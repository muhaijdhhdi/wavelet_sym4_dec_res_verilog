==> flow/design.v <==
`timescale 1ns / 1ps
module pulse_counter #(
    parameter NUM_CHANNELS = 16,
    parameter DATA_WIDTH = 20,             
    parameter COUNTER_WIDTH = 16,          
    parameter DEAD_TIME_WIDTH = 8          
)(
    input  wire                                  clk,
    input  wire                                  rst_n,
    input  wire                                  valid_in,
    input  wire [NUM_CHANNELS*DATA_WIDTH-1:0]   diff_in,           
    input  wire [NUM_CHANNELS*DATA_WIDTH-1:0]   data_before_diff,  
    input  wire signed [DATA_WIDTH-1:0]         diff_threshold,    
    input  wire signed [DATA_WIDTH-1:0]         abs_threshold,     
    input  wire [DEAD_TIME_WIDTH-1:0]           dead_time,         
    input  wire [15:0]                          window_cycles,     
    input  wire                                 count_enable,      
    output reg  [COUNTER_WIDTH-1:0]             pulse_count,       
    output reg                                  count_valid,       
    output reg                                  window_active,     
    output wire [NUM_CHANNELS-1:0]              dbg_sign_change,         
    output wire [NUM_CHANNELS-1:0]              dbg_diff_amplitude_ok,   
    output wire [NUM_CHANNELS-1:0]              dbg_abs_amplitude_ok,    
    output wire                                 dbg_pulse_detected,      
    output wire                                 dbg_in_dead_time,        
    output wire [4:0]                           dbg_pulse_this_cycle     
);
    integer i;
    genvar g;
    reg [NUM_CHANNELS*DATA_WIDTH-1:0] diff_in_reg;
    reg [NUM_CHANNELS*DATA_WIDTH-1:0] data_before_diff_reg;
    reg valid_in_reg;
    reg count_enable_reg;
    reg count_enable_d;
    always @(posedge clk) begin
        diff_in_reg <= diff_in;
        data_before_diff_reg <= data_before_diff;
        valid_in_reg <= valid_in;
        count_enable_reg <= count_enable;
        count_enable_d <= count_enable_reg;
    end
    wire count_enable_rising = count_enable_reg && !count_enable_d;
    wire signed [DATA_WIDTH-1:0] sample [0:NUM_CHANNELS-1];            
    wire signed [DATA_WIDTH-1:0] sample_orig [0:NUM_CHANNELS-1];       
    generate
        for (g = 0; g < NUM_CHANNELS; g = g + 1) begin : gen_samples
            assign sample[g] = diff_in_reg[g*DATA_WIDTH +: DATA_WIDTH];
            assign sample_orig[g] = data_before_diff_reg[g*DATA_WIDTH +: DATA_WIDTH];
        end
    endgenerate
    reg signed [DATA_WIDTH-1:0] sample_s1 [0:NUM_CHANNELS-1];            
    reg signed [DATA_WIDTH-1:0] sample_orig_s1 [0:NUM_CHANNELS-1];       
    reg signed [DATA_WIDTH-1:0] last_sample_prev;                        
    reg signed [DATA_WIDTH-1:0] last_sample_orig_prev;                   
    reg valid_prev;
    reg valid_s1a;
    always @(posedge clk) begin
        for (i = 0; i < NUM_CHANNELS; i = i + 1) begin
            sample_s1[i] <= sample[i];
            sample_orig_s1[i] <= sample_orig[i];
        end
        last_sample_prev <= sample[NUM_CHANNELS-1];
        last_sample_orig_prev <= sample_orig[NUM_CHANNELS-1];
        valid_prev <= valid_in_reg;
        valid_s1a <= valid_in_reg && valid_prev;
    end
    reg [NUM_CHANNELS-1:0] sign_change_reg;           
    reg [NUM_CHANNELS-1:0] diff_amplitude_ok_reg;     
    reg [NUM_CHANNELS-1:0] abs_amplitude_ok_reg;      
    reg valid_s1b;
    reg signed [DATA_WIDTH-1:0] diff_threshold_reg;
    reg signed [DATA_WIDTH-1:0] diff_threshold_neg_reg;
    reg signed [DATA_WIDTH-1:0] abs_threshold_reg;
    reg signed [DATA_WIDTH-1:0] abs_threshold_neg_reg;
    always @(posedge clk) begin
        diff_threshold_reg <= diff_threshold;
        diff_threshold_neg_reg <= -diff_threshold;
        abs_threshold_reg <= abs_threshold;
        abs_threshold_neg_reg <= -abs_threshold;
        valid_s1b <= valid_s1a;
        sign_change_reg[0] <= (sample_s1[0][DATA_WIDTH-1] != last_sample_prev[DATA_WIDTH-1]);
        if (last_sample_prev[DATA_WIDTH-1] == 1'b0) begin
            diff_amplitude_ok_reg[0] <= (last_sample_prev > diff_threshold_reg);
        end else begin
            diff_amplitude_ok_reg[0] <= (last_sample_prev < diff_threshold_neg_reg);
        end
        if (last_sample_orig_prev[DATA_WIDTH-1] == 1'b0) begin
            abs_amplitude_ok_reg[0] <= (last_sample_orig_prev > abs_threshold_reg);
        end else begin
            abs_amplitude_ok_reg[0] <= (last_sample_orig_prev < abs_threshold_neg_reg);
        end
        for (i = 1; i < NUM_CHANNELS; i = i + 1) begin
            sign_change_reg[i] <= (sample_s1[i][DATA_WIDTH-1] != sample_s1[i-1][DATA_WIDTH-1]);
            if (sample_s1[i-1][DATA_WIDTH-1] == 1'b0) begin
                diff_amplitude_ok_reg[i] <= (sample_s1[i-1] > diff_threshold_reg);
            end else begin
                diff_amplitude_ok_reg[i] <= (sample_s1[i-1] < diff_threshold_neg_reg);
            end
            if (sample_orig_s1[i-1][DATA_WIDTH-1] == 1'b0) begin
                abs_amplitude_ok_reg[i] <= (sample_orig_s1[i-1] > abs_threshold_reg);
            end else begin
                abs_amplitude_ok_reg[i] <= (sample_orig_s1[i-1] < abs_threshold_neg_reg);
            end
        end
    end
    reg [NUM_CHANNELS-1:0] raw_zero_cross_reg;
    reg valid_s2a;
    always @(posedge clk) begin
        valid_s2a <= valid_s1b;
        for (i = 0; i < NUM_CHANNELS; i = i + 1) begin
            raw_zero_cross_reg[i] <= sign_change_reg[i] && diff_amplitude_ok_reg[i] && abs_amplitude_ok_reg[i];
        end
    end
    wire any_zero_cross = |raw_zero_cross_reg;
    reg [DEAD_TIME_WIDTH-1:0] dead_cnt;
    reg in_dead_time;
    reg pulse_detected;   
    reg valid_s2b;
    always @(posedge clk or negedge rst_n) begin
        if (!rst_n) begin
            dead_cnt <= 0;
            in_dead_time <= 0;
            pulse_detected <= 0;
            valid_s2b <= 0;
        end
        else begin
            valid_s2b <= valid_s2a;
            if (valid_s2a && any_zero_cross && !in_dead_time) begin
                pulse_detected <= 1'b1;
                dead_cnt <= dead_time;
                in_dead_time <= 1'b1;
            end
            else begin
                pulse_detected <= 1'b0;
                if (in_dead_time) begin
                    if (dead_cnt <= 1) begin
                        in_dead_time <= 1'b0;
                        dead_cnt <= 0;
                    end
                    else begin
                        dead_cnt <= dead_cnt - 1'b1;
                    end
                end
            end
        end
    end
    reg pulse_this_cycle;   
    reg valid_s3;
    always @(posedge clk) begin
        valid_s3 <= valid_s2b;
        pulse_this_cycle <= pulse_detected;
    end
    assign dbg_sign_change = sign_change_reg;
    assign dbg_diff_amplitude_ok = diff_amplitude_ok_reg;
    assign dbg_abs_amplitude_ok = abs_amplitude_ok_reg;
    assign dbg_pulse_detected = pulse_detected;
    assign dbg_in_dead_time = in_dead_time;
    assign dbg_pulse_this_cycle = {4'b0, pulse_this_cycle};
    reg [15:0] window_cnt;
    reg [COUNTER_WIDTH-1:0] pulse_count_acc;   
    always @(posedge clk or negedge rst_n) begin
        if (!rst_n) begin
            window_cnt <= 0;
            window_active <= 0;
            pulse_count <= 0;
            pulse_count_acc <= 0;
            count_valid <= 0;
        end
        else begin
            count_valid <= 0;   
            if (!count_enable_reg) begin
                window_active <= 0;
                window_cnt <= 0;
                pulse_count_acc <= 0;
            end
            else if (count_enable_rising) begin
                window_active <= 1;
                window_cnt <= 0;
                pulse_count_acc <= pulse_this_cycle;
            end
            else if (window_active && window_cnt >= window_cycles - 1) begin
                count_valid <= 1;
                pulse_count <= pulse_count_acc + pulse_this_cycle;   
                window_cnt <= 0;
                pulse_count_acc <= 0;   
            end
            else if (window_active) begin
                pulse_count_acc <= pulse_count_acc + pulse_this_cycle;
                window_cnt <= window_cnt + 1;
            end
        end
    end
endmodule
* Reports on pulse_counter
Tool output for the design above, in the order of the flow. Lines are those of the file above, counted from 1. Operators carry their Yosys type and port widths (W data, S select, Z words). Cell names lack the library's common part. The mark - stands for no value.
Inputs: top pulse_counter, clock port clk, cell library sky130hd, corner tt_025C_1v80

* Word-level counts
Counts by Yosys on the flattened word-level netlist (proc, flatten, opt, wreduce). Print and check cells are left out. Cells with the same type and inputs are merged into one.
Cells by class: muxes and demuxes 52, equal/unequal tests 18, reductions and logical operators 42, $add $sub $neg 6, bitwise operators 1, order comparisons 66
Operator list (count):
- $gt A20 B20 Y1 | 32
- $lt A20 B20 Y1 | 32
- $mux W16 | 8
- $mux W1 | 41
- $neg A20 Y20 | 2
- $logic_and A1 B1 Y1 | 37
- $ge A16 B32 Y1 | 1
- $mux W8 | 3
- $sub A16 B1 Y17 const B | 1
- $ne A1 B1 Y1 | 16
- $add A16 B1 Y16 | 1
- $add A16 B1 Y16 const B | 1
- $reduce_or A16 Y1 | 1
- $sub A8 B1 Y8 const B | 1
- $le A8 B1 Y1 const B | 1
- $ne A4 B2 Y1 const B | 1
- $reduce_and A3 Y1 | 1
- $logic_not A1 Y1 | 2
- $ne A2 B1 Y1 const B | 1
- $reduce_bool A2 Y1 | 1
- $not A1 Y1 | 1
Bit counts: bits in registers 1492, input port bits 708, output and inout port bits 73, elaborated cells 243

* Logic depth
Yosys ltp: most cells in a row. Word level: on the elaborated netlist, between registers, memories and ports. Mapped: between sequential cells and ports; inverters and the memories' decode and read muxes count.
Logic depth: depth after elaboration 6, ABC_AREA 0, mapped depth 15, depth with buffers taken out 13

* After synthesis
Yosys stat after the flow's synthesis: flattened, memories mapped to cells. It holds for the ABC_AREA given above (unset counts as 0); a run with the other value may have another netlist.
Cells by type:
- dfxtp_1 | count 1430, area in all 2.86E+04 µm²
- ha_1 | count 1272, area in all 1.59E+04 µm²
- a21oi_1 | count 446, area in all 2.23E+03 µm²
- dfrtp_1 | count 60, area in all 1501.44 µm²
- o21ai_0 | count 248, area in all 1241.19 µm²
- nand4_1 | count 171, area in all 1.07E+03 µm²
- nand2_1 | count 237, area in all 889.603 µm²
- nor2_1 | count 185, area in all 694.416 µm²
- a21o_1 | count 92, area in all 690.662 µm²
- inv_1 | count 179, area in all 671.894 µm²
- o211ai_1 | count 62, area in all 465.446 µm²
- nand3_1 | count 92, area in all 460.442 µm²
- xnor2_1 | count 47, area in all 411.645 µm²
- xor2_1 | count 46, area in all 402.886 µm²
- nor2b_1 | count 57, area in all 356.592 µm²
- nor3_1 | count 67, area in all 335.322 µm²
- a31oi_1 | count 53, area in all 331.568 µm²
- a211oi_1 | count 44, area in all 330.317 µm²
Other cell types: 53; their cells: 493.
Mapped netlist: chip area (Yosys) 60526.8 µm², buffers 20, cell count 5281, mapped flip-flops 1490, sequential part of the area 30128.9 µm²

* Path before layout
OpenSTA on the mapped netlist: ideal clock, no wires. The path of least setup slack (recovery checks aside). Input and output delay are each 20% of the period. Register names are those of the netlist, which keeps one name where synthesis merged equal registers.
Timing post-synthesis: path type input to register, start in window_cycles[2], end reg pulse_count[10], clock period 4210 ps, setup time 125 ps, path slack 434 ps, delay of the path 2934 ps, arrival time 3651 ps, required time 4085 ps, input delay 842 ps, buffers on the path 2, driving pins on the path 15, time at the first pin 842 ps, synthesis period reached 3776 ps
"delay of the path" = arrival - input delay + setup time. "driving pins on the path" counts driving pins, that of a launching flip-flop among them; a cell with two outputs on the path counts twice. "synthesis period reached" is the clock period less the worst setup slack; recovery checks do not enter. This is arithmetic on one report: input and output delays are still those of the set period (20% each). Between the ends stands the longest chain of elaborated cells between them, by number of cells; it is not shown to be the way that was timed. Of several equally long chains one is given. Each line given opens the expression or statement behind the cell; cells for indexed reads and writes are added by Yosys, which also makes memories of some case tables.
Between the ends, post-synthesis: cells stage by stage nor2_1 nand3_1 or3_1 or2_2 nor4_1 xnor2_1 ha_1 a21oi_1 o21ai_0 a211o_1 nand2_1 or2_2 buf_2 buf_4 mux2_2, length of the longest elaborated chain 4, elaborated cells between the ends (all ways) 4, source lines of those cells 1, classes of those cells add/sub (1); compare (1); reduce/logical (2)
Ends and longest elaborated chain, post-synthesis:
- start: declaration | RTL line 16 | input  wire [15:0]                          window_cycles,
- $sub A16 B1 Y17 | RTL line 181 | else if (window_active && window_cnt >= window_cycles - 1) begin
- $ge A16 B32 Y1 | RTL line 181
- $logic_and A1 B1 Y1 | RTL line 181
- $reduce_and A3 Y1
- end: assignment | RTL line 165 | pulse_count <= 0;
- end: assignment | RTL line 183 | pulse_count <= pulse_count_acc + pulse_this_cycle;
- end: declaration | RTL line 18 | output reg  [COUNTER_WIDTH-1:0]             pulse_count,

* Worst path after layout
Path of least setup slack in the final report of run A (OpenROAD, finished layout, wires in). Where an end is a register, its clock arrival counts in the times. The report prints the path's times to 10 ps; the period is as set.
Timing post-layout: path type input to register, start in window_cycles[2], end reg pulse_count_acc[5], path slack 2450 ps, setup time 70 ps, clock period 7160 ps, required time 7790 ps, driving pins on the path 15, time at the first pin 1430 ps, input delay 1430 ps, buffers on the path 2, arrival time 5340 ps
Between the ends stands the longest chain of elaborated cells between them, by number of cells; it is not shown to be the way that was timed. Of several equally long chains one is given. A register here has more assigning lines than the two given.
Between the ends, post-layout: cells stage by stage clkdlybuf4s50_1 nor2_1 nand3_1 or3_1 or2_2 nor4_1 xnor2_1 ha_1 a21oi_1 o21ai_0 a211o_1 a21oi_4 buf_4 o21ai_0 a31oi_1, length of the longest elaborated chain 6, elaborated cells between the ends (all ways) 7, source lines of those cells 3, classes of those cells add/sub (1); compare (1); eq/ne (1); mux (3); reduce/logical (1)
Ends and longest elaborated chain, post-layout:
- start: declaration | RTL line 16 | input  wire [15:0]                          window_cycles,
- $sub A16 B1 Y17 | RTL line 181 | else if (window_active && window_cnt >= window_cycles - 1) begin
- $ge A16 B32 Y1 | RTL line 181
- $logic_and A1 B1 Y1 | RTL line 181
- $mux W16 | RTL line 181
- $mux W16 | RTL line 176 | else if (count_enable_rising) begin
- $mux W16 | RTL line 171 | if (!count_enable_reg) begin
- end: assignment | RTL line 179 | pulse_count_acc <= pulse_this_cycle;
- end: assignment | RTL line 188 | pulse_count_acc <= pulse_count_acc + pulse_this_cycle;
- end: declaration | RTL line 160 | reg [COUNTER_WIDTH-1:0] pulse_count_acc;

FLOW RESULTS
============

Stored flow runs of pulse_counter (2 of them; Yosys, OpenROAD, sky130hd). They differ in their settings and are not a sequence. Constraints: input delay and output delay 20% of the set period each, output load 0.01 pF.
"clock period reached" is the run's clock period less its worst setup slack. It is reckoned from that one timing run; input and output delays stay at 20% of the period that was set.
"critical path time" is the time allowed to the run's worst setup path (the clock period less input and output delay, where it has them) less its slack. Clock arrival times count: a late capture clock shortens it, a late launch clock lengthens it.
"power" is the tool's figure for a default switching activity; nothing was simulated.
"critical path time" is known to 10 ps.

[run A] flow files
==> flow/run.sh <==
#!/bin/bash
# the make line also repeats the synthesis and layout settings of config.mk as NAME=value (left out here)
make -C /OpenROAD-flow-scripts/flow DESIGN_CONFIG=/design/flow/config.mk WORK_HOME=/design/flow/orfs CLKGATE_MAP_FILE= finish
==> flow/config.mk <==
export PLATFORM = sky130hd
export DESIGN_NAME = pulse_counter
export DESIGN_NICKNAME = pulse_counter
export VERILOG_FILES = /design/flow/design.v
export SDC_FILE = /design/flow/constraint.sdc
export NUM_CORES = 4
export LEC_CHECK = 0
export CAP_MARGIN = 0
export CELL_PAD_IN_SITES_GLOBAL_PLACEMENT = 3
export CORE_MARGIN = 8
export CORE_UTILIZATION = 39
export CTS_CLUSTER_DIAMETER = 225
export CTS_CLUSTER_SIZE = 16
export GPL_ROUTABILITY_DRIVEN = 0
export HOLD_SLACK_MARGIN = 0.15
export PLACE_DENSITY = 0.49
export SETUP_SLACK_MARGIN = 0.01
export SLEW_MARGIN = 0
export TNS_END_PERCENT = 60
==> flow/constraint.sdc <==
create_clock -name core_clock -period 7.16 [get_ports {clk}]
set_input_delay 1.4320 -clock core_clock [delete_from_list [all_inputs] [get_ports {clk}]]
set_output_delay 1.4320 -clock core_clock [all_outputs]
set_load 0.01 [all_outputs]

[run A] result: critical path time 3270 ps; worst setup path type input to register; power 0.017313 W; final setup TNS 0 ps; full die area 168059.0 µm²; clock period reached 4705 ps; cell area after synthesis 60526.8 µm²; post-route utilization 48.1 %; standard-cell area after layout 74099.8 µm²; setup slack of the critical path 2455 ps

[run B] flow files
==> flow/run.sh <==
#!/bin/bash
# the make line also repeats the synthesis and layout settings of config.mk as NAME=value (left out here)
make -C /OpenROAD-flow-scripts/flow DESIGN_CONFIG=/design/flow/config.mk WORK_HOME=/design/flow/orfs CLKGATE_MAP_FILE= finish
==> flow/config.mk <==
export PLATFORM = sky130hd
export DESIGN_NAME = pulse_counter
export DESIGN_NICKNAME = pulse_counter
export VERILOG_FILES = /design/flow/design.v
export SDC_FILE = /design/flow/constraint.sdc
export NUM_CORES = 4
export LEC_CHECK = 0
export CAP_MARGIN = 20
export CORE_MARGIN = 2
export CORE_UTILIZATION = 40
export SETUP_SLACK_MARGIN = 0.54
export SLEW_MARGIN = 20
==> flow/constraint.sdc <==
create_clock -name core_clock -period 4.39 [get_ports {clk}]
set_input_delay 0.8780 -clock core_clock [delete_from_list [all_inputs] [get_ports {clk}]]
set_output_delay 0.8780 -clock core_clock [all_outputs]
set_load 0.01 [all_outputs]

[run B] result: power 0.033273 W; clock period reached 3584 ps; post-route utilization 51.4 %; full die area 154445.0 µm²; critical path time 2710 ps; worst setup path type input to register; final setup TNS 0 ps; standard-cell area after layout 77117.7 µm²; setup slack of the critical path 806 ps; cell area after synthesis 60526.8 µm²
