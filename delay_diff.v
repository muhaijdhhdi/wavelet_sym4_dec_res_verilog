==> flow/design.v <==
`timescale 1ns / 1ps
module delay_diff #(
    parameter NUM_CHANNELS = 16,
    parameter DATA_WIDTH = 20,               
    parameter DELAY_CYCLES = 2               
)(
    input  wire                                  clk,
    input  wire                                  valid_in,
    input  wire [NUM_CHANNELS*DATA_WIDTH-1:0]   data_in,       
    output reg  [NUM_CHANNELS*DATA_WIDTH-1:0]   diff_out,             
    output reg  [NUM_CHANNELS*DATA_WIDTH-1:0]   data_before_diff_out,  
    output reg                                   valid_out
);
    reg [NUM_CHANNELS*DATA_WIDTH-1:0] data_in_reg;
    reg valid_in_reg;
    always @(posedge clk) begin
        data_in_reg <= data_in;
        valid_in_reg <= valid_in;
    end
    reg [NUM_CHANNELS*DATA_WIDTH-1:0] delay_reg [0:DELAY_CYCLES-1];
    reg [DELAY_CYCLES-1:0] valid_delay;
    integer i;
    always @(posedge clk) begin
        delay_reg[0] <= data_in_reg;
        for (i = 1; i < DELAY_CYCLES; i = i + 1) begin
            delay_reg[i] <= delay_reg[i-1];
        end
        valid_delay <= {valid_delay[DELAY_CYCLES-2:0], valid_in_reg};
    end
    integer j;
    always @(posedge clk) begin
        valid_out <= valid_delay[DELAY_CYCLES-1];
        for (j = 0; j < NUM_CHANNELS; j = j + 1) begin
            diff_out[j*DATA_WIDTH +: DATA_WIDTH] <= 
                $signed(data_in_reg[j*DATA_WIDTH +: DATA_WIDTH]) - 
                $signed(delay_reg[DELAY_CYCLES-1][j*DATA_WIDTH +: DATA_WIDTH]);
            data_before_diff_out[j*DATA_WIDTH +: DATA_WIDTH] <= 
                data_in_reg[j*DATA_WIDTH +: DATA_WIDTH];
        end
    end
endmodule
### Reports on delay_diff

What the tools print for delay_diff, step after step.
Line numbers count from 1 in the design file above.
Library cell names are shortened.
The mark - stands for no value.

| design | value |
|---|---|
| top | delay_diff |
| clock | clk |
| cell library | sky130hd |
| library corner | tt_025C_1v80 |

### Word-level counts

Counts by Yosys on the flattened word-level netlist (proc, flatten, opt, wreduce). Print and check cells are left out. Cells with the same type and inputs are merged into one.

| operators by class | value |
|---|---|
| mux-type cells | 0 |
| $mul | 0 |
| shift operators | 0 |
| bitwise logic cells | 0 |
| add/sub/neg operators | 16 |
| eq/ne operators | 0 |
| reduce/logical cells | 0 |
| divide/modulo/power cells | 0 |
| order comparisons | 0 |

Operators with widths:

| cell | number |
|---|---|
| subtractor 20 bit | 16 |

| word-level totals | value |
|---|---|
| memory bits (read-only) | 0 |
| bits in latches | 0 |
| input port bits | 322 |
| output and inout port bits | 641 |
| cells after elaboration | 23 |
| word width x clocked read ports | 0 |
| RAM bits | 0 |
| memory cells | 0 |
| register bits after elaboration | 1284 |

### Logic depth

Longest topological path by Yosys (ltp), each cell counted once; first at word level (registers and memories cut), then after technology mapping (sequential cells cut; the memories' decode and read muxes count).

| depth | value |
|---|---|
| word-level depth | 1 |
| ABC_AREA | 0 |
| depth in mapped cells | 11 |
| mapped depth without buffers | 11 |

### Synthesis result

The flow's flattened synthesis, as Yosys stat reports it; memories are mapped. The netlist is that of the ABC_AREA named above (0 if unset); the other value can give another one.

Cell types:

| cell | number | area in all (um^2) |
|---|---|---|
| dfxtp_1 | 1284 | 2.57E+04 |
| ha_1 | 304 | 3.8E+03 |
| xnor2_1 | 208 | 1.82E+03 |
| inv_1 | 401 | 1.51E+03 |
| a21oi_1 | 238 | 1.19E+03 |
| a21o_1 | 101 | 758.227 |
| xor2_1 | 73 | 639.363 |
| nor2_1 | 147 | 551.779 |
| o21ai_0 | 103 | 515.494 |
| nand2_1 | 112 | 420.403 |
| nor2b_1 | 62 | 387.872 |
| o21a_1 | 49 | 367.853 |
| nand2b_1 | 55 | 344.08 |
| fa_1 | 16 | 320.307 |
| nand3_1 | 64 | 320.307 |
| o21ai_1 | 34 | 170.163 |
| a211oi_1 | 20 | 150.144 |
| nor3_1 | 29 | 145.139 |

Not listed: further types 48, cells in them 288.

| mapped netlist | value |
|---|---|
| mapped flip-flops | 1284 |
| buffer cells | 17 |
| sequential area | 0.0257047 mm^2 |
| chip area (Yosys) | 0.0414285 mm^2 |
| mapped cells | 3588 |

### Worst setup path after synthesis

Path of least setup slack by OpenSTA after synthesis, without wires, with an ideal clock, recovery checks aside; 20% of the period is set as input and as output delay. Where synthesis merged equal registers, the netlist keeps one of their names.

| timing path after synthesis | value |
|---|---|
| path type | reg-to-reg |
| start point | reg data_in_reg[40] |
| end point | reg diff_out[56] |
| required time | 5468 ps |
| driving pins on the path | 12 |
| path slack | 3177 ps |
| arrival | 2292 ps |
| library setup time | 72 ps |
| launch time at the first pin | 0 ps |
| path delay | 2364 ps |
| clock period | 5540 ps |
| buffers on the path | 0 |
| synthesis period reached | 2363 ps |

"path delay" = arrival - input delay + setup time.
"driving pins on the path" counts driving pins, that of a launching flip-flop among them; a cell with two outputs on the path counts twice.
"synthesis period reached" is the clock period less the worst setup slack; recovery checks do not enter. This is arithmetic on one report: input and output delays are still those of the set period (20% each).
The rows between start and end are the longest chain of elaborated cells between them; the timing report does not say that the signal goes this way. Where chains are equally long, one stands for them.
A line is the first line of the expression or statement that the cell stems from. Yosys adds cells for indexed reads and writes and turns some case tables into memories.

| on the way, after synthesis | value |
|---|---|
| cells stage by stage | dfxtp_1 inv_1 ha_1 fa_1 nor2b_1 o21ai_1 a2111o_1 a31oi_2 o21a_2 a2111oi_2 nor3_2 xor2_1 |
| cells in the longest elaborated chain | 1 |
| elaborated cells on any way between the ends | 1 |
| RTL lines with such cells | 1 |
| those cells by class | add/sub: 1 |

RTL lines, path after synthesis:

| item | RTL line | text |
|---|---|---|
| start, declared | 14 | `reg [NUM_CHANNELS*DATA_WIDTH-1:0] data_in_reg;` |
| start, assigned | 17 | `data_in_reg <= data_in;` |
| subtractor 20 bit | 35 | `$signed(data_in_reg[j*DATA_WIDTH +: DATA_WIDTH]) -` |
| end, assigned | 34 | `diff_out[j*DATA_WIDTH +: DATA_WIDTH] <=` |
| end, declared | 10 | `output reg  [NUM_CHANNELS*DATA_WIDTH-1:0]   diff_out,` |

### Timing after layout

Path of least setup slack in the final report of entry A (OpenROAD, finished layout, wires in). Where an end is a register, its clock arrival counts in the times.
The path's times are printed in steps of 10 ps; the period is the one set.

| timing path after layout | value |
|---|---|
| path type | reg-to-reg |
| start point | reg data_in_reg[200] |
| end point | reg diff_out[216] |
| buffers on the path | 0 |
| path slack | -270 ps |
| launch time at the first pin | 720 ps |
| driving pins on the path | 12 |
| arrival | 2940 ps |
| library setup time | 110 ps |
| clock period | 2070 ps |
| required time | 2670 ps |

The rows between start and end are the longest chain of elaborated cells between them; the timing report does not say that the signal goes this way. Where chains are equally long, one stands for them.

| on the way, after layout | value |
|---|---|
| cells stage by stage | dfxtp_2 inv_2 ha_4 fa_2 nor2b_1 o21a_1 o21ai_2 a21oi_2 nor3b_4 nor3_1 or3_1 xnor2_1 |
| cells in the longest elaborated chain | 1 |
| elaborated cells on any way between the ends | 1 |
| RTL lines with such cells | 1 |
| those cells by class | add/sub: 1 |

RTL lines, path after layout:

| item | RTL line | text |
|---|---|---|
| start, declared | 14 | `reg [NUM_CHANNELS*DATA_WIDTH-1:0] data_in_reg;` |
| start, assigned | 17 | `data_in_reg <= data_in;` |
| subtractor 20 bit | 35 | `$signed(data_in_reg[j*DATA_WIDTH +: DATA_WIDTH]) -` |
| end, assigned | 34 | `diff_out[j*DATA_WIDTH +: DATA_WIDTH] <=` |
| end, declared | 10 | `output reg  [NUM_CHANNELS*DATA_WIDTH-1:0]   diff_out,` |

==> results <==
Flow measurements of delay_diff on sky130hd: 2 stored runs with different settings, listed in no order. Input and output delays are each 20% of the period that was set; the output load is 0.01 pF.
"achieved clock period" = clock period - worst setup slack. The figure is calculated, with input and output delays left at 20% of the set period.
"time of the worst setup path": the worst setup path's part of the clock period (all of it between registers, 20% less for each end at a port) less its slack. A launch clock that arrives late makes it longer, a capture clock that arrives late makes it shorter.
By "power" is meant OpenSTA's value without simulated activity: inputs other than the clock are taken to toggle once in ten clock periods, and the tool carries that through the logic.
"time of the worst setup path" is given in steps of 10 ps.

#### Entry A

| setting | value |
|---|---|
| period_ns | `2.07` |
| CAP_MARGIN | `20` |
| CORE_MARGIN | `2` |
| CORE_UTILIZATION | `40` |
| SLEW_MARGIN | `20` |

| result | value |
|---|---|
| Yosys chip area after synthesis | 0.0414285 mm^2 |
| area of the die | 0.106162 mm^2 |
| standard-cell area after routing | 0.0619019 mm^2 |
| setup slack of the worst path | -266 ps |
| sum of negative setup slack | -7943 ps |
| final worst hold slack | 124 ps |
| power | 64.252 mW |
| achieved clock period | 2336 ps |
| time of the worst setup path | 2340 ps |
| critical path kind | reg-to-reg |

#### Entry B

| setting | value |
|---|---|
| period_ns | `2.13` |
| CORE_UTILIZATION | `21` |
| SETUP_SLACK_MARGIN | `0.52` |
| PLACE_DENSITY_LB_ADDON | `0.28` |
| CORE_MARGIN | `9` |
| ABC_AREA | `1` |
| GPL_TIMING_DRIVEN | `0` |
| GPL_ROUTABILITY_DRIVEN | `1` |
| CTS_CLUSTER_SIZE | `82` |
| CAP_MARGIN | `20` |
| SLEW_MARGIN | `20` |

| result | value |
|---|---|
| Yosys chip area after synthesis | 0.0461468 mm^2 |
| area of the die | 0.236945 mm^2 |
| standard-cell area after routing | 0.063098 mm^2 |
| setup slack of the worst path | 343 ps |
| sum of negative setup slack | 0 ps |
| final worst hold slack | 93 ps |
| power | 63.383 mW |
| achieved clock period | 1787 ps |
| time of the worst setup path | 1790 ps |
| critical path kind | reg-to-reg |
